==> flow/design.v <==
module fifo #(
    parameter NB_DATA  = 8,                                
    parameter NB_ADDR = 4                                  
) (
    output [NB_DATA - 1 : 0] o_rdata,                      
    output                   o_empty,                      
    output                   o_full ,                      
    input                    i_rd   ,                      
    input                    i_wr   ,                      
    input  [NB_DATA - 1 : 0] i_wdata,                      
    input                    i_rst  ,                      
    input                    clk                           
);
    reg [NB_DATA - 1 : 0] reg_array [2**NB_ADDR - 1 : 0];  
    reg [NB_ADDR - 1 : 0] w_ptr_reg;
    reg [NB_ADDR - 1 : 0] w_ptr_next;
    reg [NB_ADDR - 1 : 0] r_ptr_reg; 
    reg [NB_ADDR - 1 : 0] r_ptr_next;
    reg                   full_reg;
    reg                   full_next;
    reg                   empty_reg; 
    reg                   empty_next;
    wire wr_en;
    integer ptr;
    always @(posedge clk) begin
        if (i_rst) begin
            w_ptr_reg <= {NB_ADDR{1'b0}};
            r_ptr_reg <= {NB_ADDR{1'b0}};
            full_reg  <= 1'b0           ;
            empty_reg <= 1'b1           ;
        end
        else begin
            w_ptr_reg <= w_ptr_next;
            r_ptr_reg <= r_ptr_next;
            full_reg  <= full_next ;
            empty_reg <= empty_next;
        end
    end
    always @(posedge clk) begin
        if (i_rst)
            for (ptr = 0; ptr <  2**NB_ADDR; ptr = ptr + 1)
                reg_array[ptr] <= {NB_DATA{1'b0}};              
        else
            if (wr_en)
                reg_array[w_ptr_reg] <= i_wdata;
    end
    assign o_rdata = reg_array[r_ptr_reg];
    assign wr_en = i_wr & ~full_reg;
    always @(*) begin
        w_ptr_next = w_ptr_reg;
        r_ptr_next = r_ptr_reg;
        full_next  = full_reg ;
        empty_next = empty_reg;
        case ({i_wr,i_rd})
            2'b01:  
                if (~empty_reg) begin
                    r_ptr_next = r_ptr_reg + 1'b1;
                    full_next = 1'b0;
                    if ((r_ptr_reg + 1'b1) == w_ptr_reg)
                        empty_next = 1'b1;
                end
            2'b10:  
                if (~full_reg) begin
                    w_ptr_next = w_ptr_reg + 1'b1;
                    empty_next = 1'b0;
                    if ((w_ptr_reg + 1'b1) == r_ptr_reg)
                        full_next = 1'b1;
                end
            2'b11: begin  
                w_ptr_next = w_ptr_reg + 1'b1;
                r_ptr_next = r_ptr_reg + 1'b1;
            end 
            default: begin
                w_ptr_next = w_ptr_reg;
                r_ptr_next = r_ptr_reg;
                full_next  = full_reg ;
                empty_next = empty_reg;
            end
        endcase
    end
    assign o_full  = full_reg ;
    assign o_empty = empty_reg;
endmodule
* Step by step through the tools: fifo *
Tool output for the design above, in the order of the flow.
Line numbers count from 1 in the design file above.
Library cell names are shortened.
Not given: --

design
  top = fifo
  clock input = clk
  standard-cell library = sky130hd
  timing corner = tt_025C_1v80

* After elaboration *
Source: Yosys, flattened and elaborated, memories not mapped. Widths are those after wreduce. Print and check cells do not count. Equal cells are merged and count once.
Memory sizes are those after Yosys's memory passes, which may raise the word count (mostly to a power of two), join words into wider ones and drop unused or constant bits.

operators by class
  $add $sub $neg = 2
  equal/unequal tests = 7
  mux-type cells = 21
  bitwise logic cells = 2
  reduce/logical cells = 7

operator list
  cell                                                      number
  4-bit 2-to-1 mux                                          6
  4-bit case mux with 2-bit select                          2
  8-bit 2-to-1 mux                                          2
  1-bit 2-to-1 mux                                          9
  2-bit AND reduction                                       4
  4-bit by 1-bit adder with 4-bit output with constant B    2
  4-bit == test                                             2
  2-bit nonzero test                                        3
  2-bit == test with constant B                             2
  2-bit inequality test with constant B                     2
  1-bit case mux with 2-bit select                          2
  2-bit by 1-bit == test with 1-bit output with constant B  1
  1-bit AND                                                 1
  1-bit NOT                                                 1

storage and ports
  flip-flop bits (word level) = 10
  memory bits (writable) = 128
  memory cells = 1

memories
  name       words  width  line  text
  reg_array  16     8      14    reg [NB_DATA - 1 : 0] reg_array [2**NB_ADDR - 1 : 0];

* Logic depth *
Depth = most cells in a row (Yosys ltp): at word level without a register or memory, in the mapped netlist without a sequential cell, where the memories' decode and read muxes count.

depth
  depth in word-level cells = 5
  ABC_AREA = 0
  depth in mapped cells = 6

* Netlist *
The flow's flattened synthesis, as Yosys stat reports it; memories are mapped. The netlist is that of the ABC_AREA named above (0 if unset); the other value can give another one.

cell types
  cell             number
  edfxtp_1         128
  and2_1           129
  mux4_1           16
  mux4_2           16
  dfxtp_1          14
  a22oi_1          16
  or2_2            16
  xor2_1           8
  ha_1             5
  xnor2_1          7
  nor2_1           13
  clkbuf_1         11
  nor3_2           4
  nand2_1          10
  buf_2            7
  buf_6            3
  clkdlybuf4s25_2  3
  nor2_2           4

Other cell types: 21; their cells: 42.

mapped netlist
  cell count = 452
  mapped area = 6,681.4 µm²
  sequential part of the area = 4,124.0 µm²
  mapped flip-flops = 142
  buffers = 25

* Worst setup path after synthesis *
Source: OpenSTA report_checks on the synthesized netlist (no wires, ideal clock, input and output delay 20% of the period each), path of least setup slack; recovery checks are left aside. Register names are those of the netlist, which keeps one name where synthesis merged equal registers.

timing post-synthesis
  path kind = reg-to-reg
  from = register w_ptr_reg[1]
  to = memory reg_array[3][0]
  clock period = 1,690 ps
  setup time = 310 ps
  data arrival time = 1,505 ps
  data required time = 1,380 ps
  slack = -125 ps
  path delay = 1,815 ps
  driving pins on the path = 5
  path buffers = 0
  synthesis period reached = 1,815 ps

"path delay" is the arrival time less input delay plus setup time.
"driving pins on the path" counts driving pins, that of a launching flip-flop among them; a cell with two outputs on the path counts twice.
"synthesis period reached" is the clock period less the worst setup slack; recovery checks do not enter. This is arithmetic on one report: input and output delays are still those of the set period (20% each).
The rows between start and end are the longest chain of elaborated cells between them; the timing report does not say that the signal goes this way. Where chains are equally long, one stands for them.
A line is the first line of the expression or statement that the cell stems from. Yosys adds cells for indexed reads and writes and turns some case tables into memories.

on the way, post-synthesis
  cells stage by stage = dfxtp_1 ha_1 nand3b_1 nor4_1 or2_2
  length of the longest elaborated chain = 2
  elaborated cells between the ends (all ways) = 2
  source lines of those cells = 2
  classes of those cells = 2 x mux

ends and longest elaborated chain, post-synthesis
  item              line  text
  from (decl)       15    reg [NB_ADDR - 1 : 0] w_ptr_reg;
  from (assign)     27    w_ptr_reg <= {NB_ADDR{1'b0}};
  from (assign)     33    w_ptr_reg <= w_ptr_next;
  4-bit 2-to-1 mux  44    if (wr_en)
  4-bit 2-to-1 mux  40    if (i_rst)
  to (decl)         14    reg [NB_DATA - 1 : 0] reg_array [2**NB_ADDR - 1 : 0];

* Timing after layout *
Path of least setup slack in the final report of record 1 (OpenROAD, finished layout, wires in). Where an end is a register, its clock arrival counts in the times.
The path's times are printed in steps of 10 ps; the period is the one set.

timing post-layout
  path kind = reg-to-output
  from = register (name not given)
  to = output port o_rdata[1]
  clock period = 2,650 ps
  external output delay = 530 ps
  data arrival time = 2,120 ps
  data required time = 2,120 ps
  slack = 0 ps
  driving pins on the path = 8
  path buffers = 4

on the way, post-layout
  cells stage by stage = dfxtp_2 buf_8 buf_12 buf_4 mux4_2 a22oi_2 nand2_1 buf_2

ends and longest elaborated chain, post-layout
  item       line  text
  to (decl)  5     output [NB_DATA - 1 : 0] o_rdata,

Chain of elaborated cells between the ends: none given.

Design fifo on sky130hd. What follows are 2 stored runs of the flow, each under its own settings; their order means nothing. The constraints put input and output delay at 20% of the set period each and load the outputs with 0.01 pF.
"achieved period" is the run's clock period less its worst setup slack. It is reckoned from that one timing run; input and output delays stay at 20% of the period that was set.
"time on the worst setup path" = time allowed to the worst setup path (clock period - input delay - output delay, where it has them) - its slack; a late launch clock adds to it, a late capture clock takes from it.
"power consumption": no workload was simulated; the value follows from the tool's default switching activity.
"time on the worst setup path" is given in steps of 10 ps.
A setting shown as . is not set for that run.

name                                       record 1       record 2
period_ns                                  2.65           2.29
CORE_UTILIZATION                           25             40
PLACE_DENSITY_LB_ADDON                     0.03           .
CELL_PAD_IN_SITES_GLOBAL_PLACEMENT         1              .
GPL_TIMING_DRIVEN                          0              .
GPL_ROUTABILITY_DRIVEN                     0              .
CTS_CLUSTER_SIZE                           61             .
CTS_CLUSTER_DIAMETER                       391            .
CAP_MARGIN                                 0              20
MIN_ROUTING_LAYER                          met1           .
MAX_ROUTING_LAYER                          met5           .
CORE_MARGIN                                2              2
SLEW_MARGIN                                20             20
SETUP_SLACK_MARGIN                         .              0.48
utilization after layout (%)               31.4           49.2
time on the worst setup path (ps)          2,120          2,020
worst path kind                            reg-to-output  reg-to-output
power consumption (mW)                     5.664          6.350
total negative slack on setup checks (ps)  0              -1,169
die outline area (µm²)                     28,049.6       17,752.9
worst hold slack in the final report (ps)  552            518
lowest setup slack (ps)                    2              -187
achieved period (ps)                       2,648          2,477
standard-cell area after layout (µm²)      8,214.1        8,094.0
Yosys chip area after synthesis (µm²)      6,681.4        6,681.4
