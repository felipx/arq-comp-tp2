==> flow/design.v <==
module uart_tx #(
    parameter NB_DATA   = 8,                     
    parameter NB_TCOUNT = 4                      
) (
    output wire                   o_tx      ,    
    output reg                    o_tx_done ,    
    input       [NB_DATA - 1 : 0] i_data    ,    
    input                         i_tx_start,    
    input                         i_stick   ,    
    input                         i_rst     ,    
    input                         clk            
);
    localparam NB_STATE = 4;
    localparam [NB_STATE - 1 : 0] IDLE  = 4'b0001;
    localparam [NB_STATE - 1 : 0] START = 4'b0010;
    localparam [NB_STATE - 1 : 0] DATA  = 4'b0100;
    localparam [NB_STATE - 1 : 0] STOP  = 4'b1000;
    reg [NB_STATE  - 1 : 0] state_reg;
    reg [NB_STATE  - 1 : 0] next_state;
    reg [NB_DATA   - 1 : 0] data_reg;
    reg [NB_DATA   - 1 : 0] data_next;
    reg [NB_TCOUNT - 1 : 0] tick_counter_reg;
    reg [NB_TCOUNT - 1 : 0] tick_counter_next;
    reg [NB_DATA   - 1 : 0] bit_counter_reg;
    reg [NB_DATA   - 1 : 0] bit_counter_next;
    reg                     tx_reg;
    reg                     tx_next;
    always @(posedge clk) begin
        if (i_rst) begin
            state_reg        <= IDLE;
            data_reg         <= {NB_DATA{1'b0}};
            tick_counter_reg <= {NB_TCOUNT{1'b0}};
            bit_counter_reg  <= {NB_DATA{1'b0}};
            tx_reg           <= 1'b1;
        end
        else begin
            state_reg        <= next_state;
            data_reg         <= data_next;
            tick_counter_reg <= tick_counter_next;
            bit_counter_reg  <= bit_counter_next;
            tx_reg           <= tx_next;
        end
    end
    always @(*) begin
        o_tx_done         = 1'b0;
        next_state        = state_reg;
        data_next         = data_reg;
        tick_counter_next = tick_counter_reg;
        bit_counter_next  = bit_counter_reg;
        tx_next           = tx_reg;
        case (state_reg)
            IDLE: begin
                tx_next = 1'b1;
                if (i_tx_start) begin
                    next_state        = START;
                    tick_counter_next = {NB_TCOUNT{1'b0}};
                    data_next         = i_data;
                end
            end
            START: begin
                tx_next = 1'b0;
                if (i_stick) begin
                    if (tick_counter_reg == 4'b1111) begin
                        next_state        = DATA;
                        tick_counter_next = {NB_TCOUNT{1'b0}};
                        bit_counter_next  = {NB_DATA{1'b0}};
                    end
                    else
                        tick_counter_next = tick_counter_reg + 1'b1;
                end
            end
            DATA: begin
                tx_next = data_reg[0];
                if (i_stick) begin
                    if (tick_counter_reg == 4'b1111) begin
                        tick_counter_next = {NB_TCOUNT{1'b0}};
                        data_next         = data_reg >> 1;
                        if (bit_counter_reg == 3'b111)
                            next_state = STOP;
                        else
                            bit_counter_next = bit_counter_reg + 1'b1;
                    end
                    else
                        tick_counter_next = tick_counter_reg + 1'b1;
                end
            end
            STOP: begin
                tx_next = 1'b1;
                if (i_stick) begin
                    if (tick_counter_reg == 4'b1111) begin
                        next_state = IDLE;
                        o_tx_done  = 1'b1;
                    end
                    else
                        tick_counter_next = tick_counter_reg + 1'b1;
                end
            end
            default: begin
                next_state        = IDLE;
                tx_next           = 1'b1;
                tick_counter_next = {NB_TCOUNT{1'b0}};
                bit_counter_next  = {NB_DATA{1'b0}};
            end
        endcase
    end
    assign o_tx = tx_reg;
endmodule
=== Reports on uart_tx ===
Tool output for the design above, in the order of the flow.
Line numbers count from 1 in the design file above.
Operators carry their Yosys type and port widths (W data, S select, Z words).
Library cell names are shortened.
The mark - stands for no value.

* Top: uart_tx
* Clock input: clk
* Cell library: sky130hd
* Library corner: tt_025C_1v80

=== Word level ===
Source: Yosys, flattened and elaborated, memories not mapped. Widths are those after wreduce. Registers that Yosys merges into a memory's read port (data or address) are not register bits. Print and check cells do not count. Equal cells are merged and count once.

* Add/subtract/negate cells: 2
* Equal/unequal tests: 17
* Mux-type cells: 29
* Bitwise operators: 1
* Reductions and logical operators: 7

{| class="wikitable"
|+ Operator list
! kind !! number
|-
| $mux W8 || 8
|-
| $mux W4 || 13
|-
| $pmux W8 S3 || 1
|-
| $ne A2 B2 Y1 const B || 10
|-
| $pmux W8 S2 || 1
|-
| $pmux W4 S4 || 1
|-
| $pmux W4 S3 || 1
|-
| $eq A4 B4 Y1 const B || 2
|-
| $reduce_and A4 Y1 || 2
|-
| $add A8 B1 Y8 const B || 1
|-
| $eq A8 B3 Y1 const B || 1
|-
| $reduce_and A8 Y1 || 1
|-
| $reduce_and A6 Y1 || 1
|-
| $reduce_or A2 Y1 || 2
|-
| $add A4 B1 Y4 const B || 1
|-
| $eq A4 B1 Y1 const B || 1
|-
| $eq A4 B2 Y1 const B || 1
|-
| $eq A4 B3 Y1 const B || 1
|-
| $mux W1 || 3
|-
| $ne A2 B1 Y1 const B || 1
|-
| $reduce_bool A2 Y1 || 1
|-
| $pmux W1 S2 || 1
|-
| $not A1 Y1 || 1
|}

* Register bits: 25
* Output and inout port bits: 2
* Word-level cells: 61

=== Longest topological paths ===
Longest topological path by Yosys (ltp), each cell counted once; first at word level (registers and memories cut), then after technology mapping (sequential cells cut; the memories' decode and read muxes count).

* Word-level depth: 5
* ABC_AREA: 0
* Gate-level depth with buffers: 6
* Gate-level depth less buffers: 5

=== After synthesis ===
Yosys stat after the flow's synthesis: flattened, memories mapped to cells. It holds for the ABC_AREA given above (unset counts as 0); a run with the other value may have another netlist.

{| class="wikitable"
|+ Cells by type
! cell type !! number !! total area (µm²)
|-
| dfxtp_1 || 25 || 500.48
|-
| mux2i_1 || 8 || 80.077
|-
| a21oi_1 || 11 || 55.053
|-
| a211oi_1 || 7 || 52.55
|-
| nor2_1 || 14 || 52.55
|-
| a31oi_1 || 6 || 37.536
|-
| nand2_1 || 10 || 37.536
|-
| nand2b_1 || 5 || 31.28
|-
| o311ai_4 || 1 || 26.275
|-
| ha_1 || 2 || 25.024
|-
| or3_1 || 4 || 25.024
|-
| a211oi_4 || 1 || 20.019
|-
| nand3_1 || 4 || 20.019
|-
| o21ai_0 || 4 || 20.019
|-
| or4b_1 || 2 || 20.019
|-
| inv_1 || 5 || 18.768
|-
| a41oi_1 || 2 || 17.517
|-
| buf_4 || 2 || 15.014
|}

Not listed: further types 19, cells in them 23.

* Cells in the netlist: 136
* Synthesis area: 1231.2 µm²
* Area of sequential cells: 500.5 µm²
* Mapped flip-flops: 25
* Buffers: 4

=== Worst setup path after synthesis ===
OpenSTA on the mapped netlist: ideal clock, no wires. The path of least setup slack (recovery checks aside). Input and output delay are each 20% of the period. Register names are those of the netlist, which keeps one name where synthesis merged equal registers.

* Kind: reg2reg
* Start: register tick_counter_reg[0]
* End: register data_reg[5]
* Clock period: 1.76 ns
* Launch time at the first pin: 0.000 ns
* Data arrival time: 1.522 ns
* Data required time: 1.674 ns
* Path slack: 0.152 ns
* Delay of the path: 1.608 ns
* Stages: 7
* Period reached after synthesis: 1.608 ns

"delay of the path" is the arrival time less input delay plus setup time.
"stages": output pins that drive a net of the path, with the launching flip-flop's if there is one; two outputs of one cell count as two.
"period reached after synthesis" = period - worst setup slack (recovery checks aside). The figure is calculated, with input and output delays left at 20% of the set period.
The rows between start and end are the longest chain of elaborated cells between them; the timing report does not say that the signal goes this way. Where chains are equally long, one stands for them.
A line is the first line of the expression or statement that the cell stems from. Yosys adds cells for indexed reads and writes and turns some case tables into memories.

* Cell sequence: dfxtp_1 ha_1 nand4_2 a211oi_4 buf_4 nor2_1 a211oi_1
* Cells in the longest elaborated chain: 4
* Elaborated cells on any way between the ends: 6
* Classes of those cells: eq/ne: 2; mux: 3; reduce/logical: 1

{| class="wikitable"
|+ RTL lines, path post-synthesis
! item !! line !! text
|-
| from (decl) || 22 || <nowiki>reg [NB_TCOUNT - 1 : 0] tick_counter_reg;</nowiki>
|-
| from (assign) || 32 || <nowiki>tick_counter_reg <= {NB_TCOUNT{1'b0}};</nowiki>
|-
| from (assign) || 39 || <nowiki>tick_counter_reg <= tick_counter_next;</nowiki>
|-
| $eq A4 B4 Y1 || 75 || <nowiki>if (tick_counter_reg == 4'b1111) begin</nowiki>
|-
| $mux W8 || 75 ||
|-
| $mux W8 || 74 || <nowiki>if (i_stick) begin</nowiki>
|-
| $pmux W8 S2 || 51 || <nowiki>case (state_reg)</nowiki>
|-
| to (assign) || 31 || <nowiki>data_reg         <= {NB_DATA{1'b0}};</nowiki>
|-
| to (assign) || 38 || <nowiki>data_reg         <= data_next;</nowiki>
|-
| to (decl) || 20 || <nowiki>reg [NB_DATA   - 1 : 0] data_reg;</nowiki>
|}

=== Worst path after layout ===
From the final timing report of stored run 1: the path of least setup slack in the routed layout; clock arrival at registers is part of the times.

* Kind: in2out
* Start: input port i_stick
* End: output port o_tx_done
* Clock period: 3.24 ns
* External input delay: 0.65 ns
* External output delay: 0.65 ns
* Launch time at the first pin: 0.65 ns
* Data arrival time: 2.17 ns
* Data required time: 2.59 ns
* Path slack: 0.42 ns
* Stages: 4

The rows between start and end are the longest chain of elaborated cells between them; the timing report does not say that the signal goes this way. Where chains are equally long, one stands for them.

* Cell sequence: clkdlybuf4s50_1 nand4_2 nor2_1 clkdlybuf4s50_1
* Cells in the longest elaborated chain: 2
* Elaborated cells on any way between the ends: 2
* Classes of those cells: mux: 2

{| class="wikitable"
|+ RTL lines, path post-layout
! item !! line !! text
|-
| from (decl) || 9 || <nowiki>input                         i_stick   ,</nowiki>
|-
| $mux W1 || 89 || <nowiki>if (i_stick) begin</nowiki>
|-
| $mux W1 || 51 || <nowiki>case (state_reg)</nowiki>
|-
| to (decl) || 6 || <nowiki>output reg                    o_tx_done ,</nowiki>
|}

==> runs of uart_tx <==
Settings and measured results of 2 stored flow runs for module uart_tx (sky130hd), not sorted in any way. The constraints put input and output delay at 20% of the set period each and load the outputs with 0.01 pF.
"achieved period": clock period set for the run, less the worst setup slack. It is reckoned from that one timing run; input and output delays stay at 20% of the period that was set.
"time of the worst setup path" = time allowed to the worst setup path (clock period - input delay - output delay, where it has them) - its slack; a late launch clock adds to it, a late capture clock takes from it.
"total power after layout": no workload was simulated; the value follows from the tool's default switching activity.

=== Stored run 1 ===
{| class="wikitable"
! Setting !! Value
|-
| period_ns || 3.24
|-
| CORE_UTILIZATION || 41
|-
| SETUP_SLACK_MARGIN || 0.15
|-
| PLACE_DENSITY_LB_ADDON || 0.19
|-
| CORE_ASPECT_RATIO || 1.99
|-
| CELL_PAD_IN_SITES_GLOBAL_PLACEMENT || 1
|-
| CELL_PAD_IN_SITES_DETAIL_PLACEMENT || 1
|-
| ABC_AREA || 0
|-
| SLEW_MARGIN || 0
|-
| MIN_ROUTING_LAYER || met1
|-
| CAP_MARGIN || 20
|-
| CORE_MARGIN || 2
|-
! Result !! Value
|-
| Worst setup slack after layout || 0.424 ns
|-
| Time of the worst setup path || 1.52 ns
|-
| Critical path kind || in2out
|-
| Total power after layout || 589.9 uW
|-
| Post-synthesis cell area || 1231.2 µm²
|-
| Standard-cell area of the final layout || 1440.1 µm²
|-
| Achieved period || 2.816 ns
|-
| Final setup TNS || 0.000 ns
|-
| Lowest hold slack || 0.483 ns
|-
| Area inside the die boundary || 3483.3 µm²
|-
| Utilization in the final report || 0.495
|}

=== Stored run 2 ===
{| class="wikitable"
! Setting !! Value
|-
| period_ns || 3.19
|-
| CORE_UTILIZATION || 61
|-
| SETUP_SLACK_MARGIN || -0.16
|-
| PLACE_DENSITY_LB_ADDON || 0.27
|-
| CORE_ASPECT_RATIO || 1.15
|-
| CELL_PAD_IN_SITES_GLOBAL_PLACEMENT || 1
|-
| CELL_PAD_IN_SITES_DETAIL_PLACEMENT || 2
|-
| ABC_AREA || 0
|-
| CTS_CLUSTER_SIZE || 83
|-
| CTS_CLUSTER_DIAMETER || 181
|-
| CAP_MARGIN || 30
|-
| CORE_MARGIN || 2
|-
| SLEW_MARGIN || 20
|}
No results, placement failed with FLW-0024.
